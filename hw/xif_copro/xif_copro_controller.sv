==> flow/design.v <==
package xif_copro_instr_pkg;
  localparam logic [31:0] BITREV = 32'b 00000_10_?????_?????_111_?????_0101011;
  localparam logic [31:0] ROTRIGHT = 32'b 00000_11_?????_?????_111_?????_0101011;
  localparam logic [31:0] ROTLEFT = 32'b 00001_00_?????_?????_111_?????_0101011;
endpackage   
package xif_copro_pkg;
  localparam int X_NUM_RS = 2;   
  localparam int X_ID_WIDTH = 4;   
  localparam int X_MEM_WIDTH = 32;   
  localparam int X_RFR_WIDTH = 32;   
  localparam int X_RFW_WIDTH = 32;   
  localparam logic [31:0] X_MISA = '0;   
  localparam logic [1:0] X_ECS_XS = '0;   
  localparam int X_DUALREAD = 0;   
  localparam int X_DUALWRITE = 0;   
  localparam int XLEN = 32;
  typedef enum logic [1:0] {
    None,   
    RegA,   
    RegB,   
    CPU     
  } op_select_e;
  localparam int unsigned NUM_COPRO_OPERATIONS = 4;
  localparam int unsigned COPRO_OPERATION_BITS = $clog2(NUM_COPRO_OPERATIONS);
  typedef enum logic [COPRO_OPERATION_BITS-1:0] {
    NONE,    
    BITREV,   
    ROTRIGHT,   
    ROTLEFT  
  } copro_op_e;
  typedef struct packed {logic [31:0] instr;} prd_req_t;
  typedef struct packed {
    logic                accept;
    logic                loadstore;
    logic                writeback;
    logic [X_NUM_RS-1:0] use_gprs;
  } prd_rsp_t;
  typedef struct packed {
    copro_op_e copro_op;   
    op_select_e [X_NUM_RS-1:0] op_select;   
    logic rd_is_copro;   
    logic use_copro;   
    logic is_store;   
    logic is_load;   
  } decoder_t;
  typedef struct packed {
    logic [X_NUM_RS-1:0][X_RFR_WIDTH-1:0] rs;
    logic [31:0]                          instr;
    logic [X_ID_WIDTH-1:0]                id;
    logic [1:0]                           mode;
  } offloaded_data_t;
  typedef struct packed {
    logic [X_ID_WIDTH-1:0] id;
    logic [4:0]            rd;
    logic                  we;
    logic                  exc;
    logic [5:0]            exccode;
    logic                  dbg;
  } mem_metadata_t;
  typedef struct packed {
    logic [X_ID_WIDTH-1:0] id;
    logic [4:0]            addr;   
    logic                  rd_is_copro;
  } copro_tag_t;
  typedef struct packed {
    logic [ X_ID_WIDTH-1:0] id;       
    logic [X_RFW_WIDTH-1:0] data;     
    logic [            4:0] rd;       
    logic [X_RFW_WIDTH/XLEN-1:0] we;  
    logic [5:0]             ecsdata;  
    logic [2:0]             ecswe;    
    logic                   exc;      
    logic [5:0]             exccode;  
    logic                   err;      
    logic                   dbg;      
  } x_result_t;
endpackage   
module xif_copro_controller #(
  parameter bit FORWARDING = 1
) (
  input  logic clk_i,
  input  logic rst_ni,
  input  logic [xif_copro_pkg::X_NUM_RS-1:0] prd_rsp_use_gprs_i,
  input  logic [xif_copro_pkg::X_NUM_RS-1:0] xif_issue_req_rs_valid_i,
  output logic                               xif_issue_ready_o,
  if_xif.coproc_commit xif_commit_if,
  input  logic in_buf_push_ready_i,
  input  logic in_buf_pop_valid_i,
  output logic in_buf_pop_ready_o,
  input  logic       rd_is_copro_i,
  input  logic [4:0] ex_out_addr_i,
  input  logic [4:0] copreg_wb_addr_i,
  input  logic [4:0] rd_i,
  output logic       copreg_we_o,
  input  logic       rd_in_is_copro_i,
  input  logic [4:0] rs1_i,
  input  logic [4:0] rs2_i,
  output logic                      [xif_copro_pkg::X_NUM_RS-1:0] ex_fwd_o,
  output logic                      [xif_copro_pkg::X_NUM_RS-1:0] lsu_fwd_o,
  input  xif_copro_pkg::op_select_e [xif_copro_pkg::X_NUM_RS-1:0] op_select_i,
  input  logic is_load_i,
  input  logic is_store_i,
  output logic xif_mem_valid_o,
  input  logic xif_mem_ready_i,
  output logic xif_mem_req_we_o,
  input  logic [xif_copro_pkg::X_ID_WIDTH-1:0] xif_mem_req_id_i,
  output logic mem_push_valid_o,
  input  logic mem_push_ready_i,
  output logic mem_pop_ready_o,
  input  xif_copro_pkg::mem_metadata_t mem_pop_data_i,
  input  logic xif_mem_result_valid_i,
  input  logic                                 use_copro_i,
  output logic                                 ex_in_valid_o,
  input  logic                                 ex_in_ready_i,
  input  logic [xif_copro_pkg::X_ID_WIDTH-1:0] ex_in_id_i,
  input  logic                                 ex_out_valid_i,
  output logic                                 ex_out_ready_o,
  output logic                                 xif_result_valid_o,
  input  logic [xif_copro_pkg::X_ID_WIDTH-1:0] xif_result_id_i,
  output logic                                 result_push_valid_o,
  input  logic                                 result_pop_valid_i
);
  logic [xif_copro_pkg::X_NUM_RS-1:0] valid_operands;
  logic dep_rs1;
  logic dep_rs2;
  logic dep_rs;
  logic dep_rd;
  logic ex_in_hs;
  logic ex_out_hs;
  logic x_mem_req_hs;
  logic instr_inflight;
  logic [31:0] rd_scoreboard_d;
  logic [31:0] rd_scoreboard_q;
  logic [2**xif_copro_pkg::X_ID_WIDTH-1:0] commit_scoreboard_d;
  logic [2**xif_copro_pkg::X_ID_WIDTH-1:0] commit_scoreboard_q;
  assign xif_issue_ready_o = ((prd_rsp_use_gprs_i[0] & xif_issue_req_rs_valid_i[0])
                              | !prd_rsp_use_gprs_i[0])
                           & ((prd_rsp_use_gprs_i[1] & xif_issue_req_rs_valid_i[1])
                              | !prd_rsp_use_gprs_i[1])
                           & in_buf_push_ready_i;
  always_comb begin
    in_buf_pop_ready_o = 1'b0;
    if (ex_in_hs | x_mem_req_hs) begin
      in_buf_pop_ready_o = 1'b1;
    end
  end
  always_comb begin
    copreg_we_o = 1'b0;
    if ((ex_out_hs & rd_is_copro_i) | (mem_pop_data_i.we & xif_mem_result_valid_i)) begin
      copreg_we_o = 1'b1;
    end
  end
  assign dep_rs1 = rd_scoreboard_q[rs1_i] & in_buf_pop_valid_i
                 & (op_select_i[0] == xif_copro_pkg::RegA);
  assign dep_rs2 = rd_scoreboard_q[rs2_i] & in_buf_pop_valid_i
                 & (op_select_i[1] == xif_copro_pkg::RegB);
  assign dep_rs  = (dep_rs1   & ~(ex_fwd_o[0] | lsu_fwd_o[0]))
                 | (dep_rs2   & ~(ex_fwd_o[1] | lsu_fwd_o[1]));
  assign dep_rd  = rd_scoreboard_q[rd_i] & rd_in_is_copro_i
                 & ~((ex_out_hs | xif_mem_result_valid_i)
                 & copreg_we_o & (copreg_wb_addr_i == rd_i));
  always_comb begin
    ex_fwd_o[0] = 1'b0;
    ex_fwd_o[1] = 1'b0;
    lsu_fwd_o[0] = 1'b0;
    lsu_fwd_o[1] = 1'b0;
    if (FORWARDING) begin
      valid_operands[0] = op_select_i[0] == xif_copro_pkg::RegA;
      valid_operands[1] = op_select_i[1] == xif_copro_pkg::RegB;
      ex_fwd_o[0] = valid_operands[0] & ex_out_hs & rd_is_copro_i & rs1_i == ex_out_addr_i;
      ex_fwd_o[1] = valid_operands[1] & ex_out_hs & rd_is_copro_i & rs2_i == ex_out_addr_i;
      lsu_fwd_o[0] = valid_operands[0] & xif_mem_result_valid_i & mem_pop_data_i.we
                   & rs1_i == mem_pop_data_i.rd;
      lsu_fwd_o[1] = valid_operands[1] & xif_mem_result_valid_i & mem_pop_data_i.we
                   & rs2_i == mem_pop_data_i.rd;
    end
  end
  assign x_mem_req_hs = xif_mem_valid_o & xif_mem_ready_i;
  assign mem_push_valid_o = x_mem_req_hs;
  assign mem_pop_ready_o = xif_mem_result_valid_i;
  always_comb begin
    xif_mem_valid_o = 1'b0;
    if ((is_load_i | is_store_i) & ~dep_rs & ~dep_rd & in_buf_pop_valid_i & mem_push_ready_i
        & (commit_scoreboard_q[xif_mem_req_id_i] | commit_scoreboard_d[xif_mem_req_id_i])) begin
      xif_mem_valid_o = 1'b1;
    end
  end
  assign xif_mem_req_we_o = is_store_i;
  always_ff @(posedge clk_i, negedge rst_ni) begin
    if (~rst_ni) begin
      instr_inflight <= 1'b0;
    end else if (ex_in_hs) begin
      instr_inflight <= 1'b1;
    end else if (ex_out_hs) begin
      instr_inflight <= 1'b0;
    end
  end
  assign ex_in_hs = ex_in_valid_o & ex_in_ready_i;
  assign ex_out_hs = ex_out_valid_i & ex_out_ready_o;
  assign ex_out_ready_o = ~xif_mem_result_valid_i;
  assign ex_in_valid_o = use_copro_i & in_buf_pop_valid_i
                          & (commit_scoreboard_q[ex_in_id_i] | commit_scoreboard_d[ex_in_id_i])
                          & ~dep_rs & ~dep_rd
                          & (ex_out_valid_i | ~instr_inflight);
  assign xif_result_valid_o = ex_out_valid_i | xif_mem_result_valid_i | result_pop_valid_i;
  assign result_push_valid_o = ex_out_hs | xif_mem_result_valid_i;
  always_comb begin
    rd_scoreboard_d = rd_scoreboard_q;
    if ((ex_in_hs & rd_in_is_copro_i) | (x_mem_req_hs & is_load_i & in_buf_pop_valid_i)) begin
      rd_scoreboard_d[rd_i] = 1'b1;
    end
    if (ex_out_hs & ~(ex_in_hs & copreg_wb_addr_i == rd_i)) begin
      rd_scoreboard_d[copreg_wb_addr_i] = 1'b0;
    end else if (xif_mem_result_valid_i & mem_pop_data_i.we & ~(ex_in_hs & rd_in_is_copro_i
                & (mem_pop_data_i.rd == rd_i))) begin
      rd_scoreboard_d[mem_pop_data_i.rd] = 1'b0;
    end
  end
  always_comb begin
    commit_scoreboard_d = commit_scoreboard_q;
    if (xif_commit_if.commit_valid & ~xif_commit_if.commit.commit_kill) begin
      commit_scoreboard_d[xif_commit_if.commit.id] = 1'b1;
    end
    if (xif_result_valid_o) begin
      commit_scoreboard_d[xif_result_id_i] = 1'b0;
    end
  end
  always_ff @(posedge clk_i, negedge rst_ni) begin : scoreboard_reg
    if (~rst_ni) begin
      rd_scoreboard_q     <= '0;
      commit_scoreboard_q <= '0;
    end else begin
      rd_scoreboard_q     <= rd_scoreboard_d;
      commit_scoreboard_q <= commit_scoreboard_d;
    end
  end
endmodule   
### Tool chain data of xif_copro_controller

What the tools print for xif_copro_controller, step after step.
Line numbers count from 1 in the design file above.
Cell names lack the library's common part.
A cell with n/a has no value.

* top: xif_copro_controller
* clock: clk_i
* standard-cell library: sky130hd
* corner: tt_025C_1v80

### Word level

Yosys after proc, flatten, opt, wreduce and memory -nomap, before mapping. Memory bits, and registers merged into a memory's read port (data or address), are not among the register bits. Print and check cells are not counted. Equal cells are merged and count once.

* memories kept: 0
* bits in writable memories: 0
* input port bits: 78
* latch bits: 0
* flip-flop bits (word level): 49
* output and inout bits: 15
* memory bits (read-only): 0
* word width x clocked read ports: 0
* word-level cells: 133

* bitwise gates (word level): 89
* div/mod/pow operators: 0
* multipliers: 0
* add/subtract/negate cells: 5
* shift-type cells: 15
* multiplexer cells: 10
* eq/ne operators: 8
* reductions and logical operators: 3
* order comparisons: 0

Operator list (count)
* variable shift 1 x 6 -> 32 bit (first input constant): 5
* bitwise AND 32 bit: 3
* bitwise OR 32 bit: 3
* variable part select 32 x 5 -> 1 bit: 3
* inverter 32 bit: 3
* two-way mux 32 bit: 3
* variable part select 16 x 4 -> 1 bit: 4
* bitwise AND 1 bit: 49
* variable shift 1 x 5 -> 16 bit (first input constant): 2
* bitwise AND 16 bit: 2
* bitwise OR 16 bit: 2
* inverter 16 bit: 2
* two-way mux 16 bit: 2
* equality test 5 bit: 6
* negation 5 -> 6 bit: 3
* variable shift 1 x 2 -> 16 bit (first input constant): 1
* bitwise OR 1 bit: 15
* inverter 1 bit: 10
* negation 4 -> 5 bit: 1
* two-way mux 1 bit: 5
* negation 1 -> 2 bit: 1
* logical NOT 1 bit: 2
* equality test 2 x 1 -> 1 bit (second input constant): 1
* equality test 2 bit (second input constant): 1
* nonzero test 2 bit: 1

### Longest topological paths

Depth = most cells in a row (Yosys ltp): at word level without a register or memory, in the mapped netlist without a sequential cell, where the memories' decode and read muxes count.

* word-level depth: 25
* ABC_AREA: 0
* mapped depth: 12
* depth with buffers taken out: 9

### Mapped cells and area

The flow's flattened synthesis, as Yosys stat reports it; memories are mapped. The netlist is that of the ABC_AREA named above (0 if unset); the other value can give another one.
Totals and module areas in this step are rounded.

* area of sequential cells: 1226 um^2
* mapped cells: 530
* cell area after synthesis: 4715 um^2
* buffers: 40
* mapped flip-flops: 49

Cells by type
* dfrtp_1: count 49, total area 1.23E+03 um^2
* mux4_2: count 28, total area 630.605 um^2
* a31oi_1: count 40, total area 250.24 um^2
* nor2_1: count 66, total area 247.738 um^2
* mux2i_1: count 22, total area 220.211 um^2
* xor2_1: count 21, total area 183.926 um^2
* a221oi_1: count 20, total area 175.168 um^2
* xnor2_1: count 19, total area 166.41 um^2
* ha_1: count 13, total area 162.656 um^2
* a211oi_1: count 21, total area 157.651 um^2
* nand2_1: count 38, total area 142.637 um^2
* inv_1: count 27, total area 101.347 um^2
* clkbuf_1: count 24, total area 90.086 um^2
* nor3_1: count 16, total area 80.077 um^2
* nand3_1: count 15, total area 75.072 um^2
* o21a_1: count 9, total area 67.565 um^2
* a21oi_1: count 11, total area 55.053 um^2
* a21boi_0: count 6, total area 45.043 um^2

Not listed: further types 35, cells in them 85.

### Worst setup path after synthesis

Source: OpenSTA report_checks on the synthesized netlist (no wires, ideal clock, input and output delay 20% of the period each), path of least setup slack; recovery checks are left aside. Register names are those of the netlist, which keeps one name where synthesis merged equal registers.

* path type: input -> output
* start point: input port rd_i[0]
* end point: output port xif_mem_valid_o
* arrival time: 3183 ps
* external output delay: 856 ps
* driving pins on the path: 11
* clock period: 4280 ps
* slack: 241 ps
* time at the first pin: 856 ps
* delay of the path: 2327 ps
* input delay: 856 ps
* data required time: 3424 ps
* period reached after synthesis: 4039 ps

"delay of the path" is the arrival time less input delay plus setup time.
At an output port there is no setup time.
"driving pins on the path": output pins that drive a net of the path, with the launching flip-flop's if there is one; two outputs of one cell count as two.
"period reached after synthesis" = period - worst setup slack (recovery checks aside). The figure is calculated, with input and output delays left at 20% of the set period.
The rows between start and end are the longest chain of elaborated cells between them; the timing report does not say that the signal goes this way. Where chains are equally long, one stands for them.
A line is the first line of the expression or statement that the cell stems from. Yosys adds cells for indexed reads and writes and turns some case tables into memories.

* path through: buf_2 > mux4_2 > mux2_2 > a221oi_2 > o41ai_1 > and4b_1 > buf_4 > buf_6 > buf_4 > inv_2 > nor3_1
* length of the longest elaborated chain: 10
* elaborated cells between the ends (all ways): 12

Ends and longest elaborated chain, after synthesis
* from (decl): line 93 `input  logic [4:0] rd_i,`
* equality test 5 bit: line 161 `& copreg_we_o & (copreg_wb_addr_i == rd_i));`
* bitwise AND 1 bit: line 160 `& ~((ex_out_hs | xif_mem_result_valid_i)`
* inverter 1 bit: line 160
* bitwise AND 1 bit: line 159
* inverter 1 bit: line 183 `if ((is_load_i | is_store_i) & ~dep_rs & ~dep_rd & in_buf_pop_valid_i & mem_push_ready_i`
* bitwise AND 1 bit (4 in a row): line 183
* two-way mux 1 bit: line 183
* to (decl): line 103 `output logic xif_mem_valid_o,`

### Timing after layout

Path of least setup slack in the final report of flow run A (OpenROAD, finished layout, wires in). Where an end is a register, its clock arrival counts in the times.
The path's times are printed in steps of 10 ps; the period is the one set.

* path type: input -> output
* start point: input port rd_i[0]
* end point: output port xif_mem_valid_o
* data required time: 6400 ps
* input delay: 1600 ps
* external output delay: 1600 ps
* slack: 1480 ps
* clock period: 8000 ps
* driving pins on the path: 9
* time at the first pin: 1600 ps
* arrival time: 4920 ps

The rows between start and end are the longest chain of elaborated cells between them; the timing report does not say that the signal goes this way. Where chains are equally long, one stands for them.

* path through: dlygate4sd2_1 > mux4_2 > mux2_2 > a221oi_2 > o41ai_1 > and4b_1 > inv_2 > nor3_1 > clkdlybuf4s50_1
* length of the longest elaborated chain: 10
* elaborated cells between the ends (all ways): 12

Ends and longest elaborated chain, after layout
* from (decl): line 93 `input  logic [4:0] rd_i,`
* equality test 5 bit: line 161 `& copreg_we_o & (copreg_wb_addr_i == rd_i));`
* bitwise AND 1 bit: line 160 `& ~((ex_out_hs | xif_mem_result_valid_i)`
* inverter 1 bit: line 160
* bitwise AND 1 bit: line 159
* inverter 1 bit: line 183 `if ((is_load_i | is_store_i) & ~dep_rs & ~dep_rd & in_buf_pop_valid_i & mem_push_ready_i`
* bitwise AND 1 bit (4 in a row): line 183
* two-way mux 1 bit: line 183
* to (decl): line 103 `output logic xif_mem_valid_o,`

--- measured runs ---
xif_copro_controller through Yosys and OpenROAD on sky130hd: 2 stored runs, unordered, with their settings and measured results. The constraints put input and output delay at 20% of the set period each and load the outputs with 0.01 pF.
"allowed time less slack (worst setup path)": the worst setup path's part of the clock period (all of it between registers, 20% less for each end at a port) less its slack. A launch clock that arrives late makes it longer, a capture clock that arrives late makes it shorter.
"total power of the final layout" rests on the timing tool's default activity at the inputs, not on a simulated workload.
"allowed time less slack (worst setup path)" is given in steps of 10 ps.
The measured numbers are rounded.

### Flow run A

Settings: `period_ns=8.0`, `CORE_UTILIZATION=68`, `SETUP_SLACK_MARGIN=1.29`, `PLACE_DENSITY_LB_ADDON=0.23`, `ABC_AREA=0`, `GPL_TIMING_DRIVEN=1`, `GPL_ROUTABILITY_DRIVEN=0`, `CTS_CLUSTER_SIZE=79`, `CAP_MARGIN=0`, `MAX_ROUTING_LAYER=met4`, `CORE_MARGIN=2`, `SLEW_MARGIN=20`

- Final design utilization: 0.817
- Total power of the final layout: 0.0005789 W
- Total negative slack on setup checks: 0 ps
- Standard-cell area after routing: 5523 um^2
- Total die area: 7615 um^2
- Worst setup slack after layout: 1479 ps
- Allowed time less slack (worst setup path): 3320 ps
- Kind of the worst setup path: input -> output
- Cell area after synthesis: 4715 um^2

### Flow run B

Settings: `period_ns=2.78`, `CORE_UTILIZATION=27`, `SETUP_SLACK_MARGIN=0.37`, `PLACE_DENSITY_LB_ADDON=0.25`, `CORE_ASPECT_RATIO=1.42`, `CELL_PAD_IN_SITES_GLOBAL_PLACEMENT=3`, `CELL_PAD_IN_SITES_DETAIL_PLACEMENT=0`, `ABC_AREA=1`, `GPL_TIMING_DRIVEN=1`, `GPL_ROUTABILITY_DRIVEN=1`, `MIN_ROUTING_LAYER=met1`, `MAX_ROUTING_LAYER=met4`, `CAP_MARGIN=20`, `CORE_MARGIN=2`, `SLEW_MARGIN=20`

- Final design utilization: 0.419
- Total die area: 22250 um^2
- Total power of the final layout: 0.002893 W
- Worst setup slack after layout: 112 ps
- Total negative slack on setup checks: 0 ps
- Standard-cell area after routing: 8723 um^2
- Allowed time less slack (worst setup path): 1560 ps
- Kind of the worst setup path: input -> output
- Cell area after synthesis: 5684 um^2
--- end ---
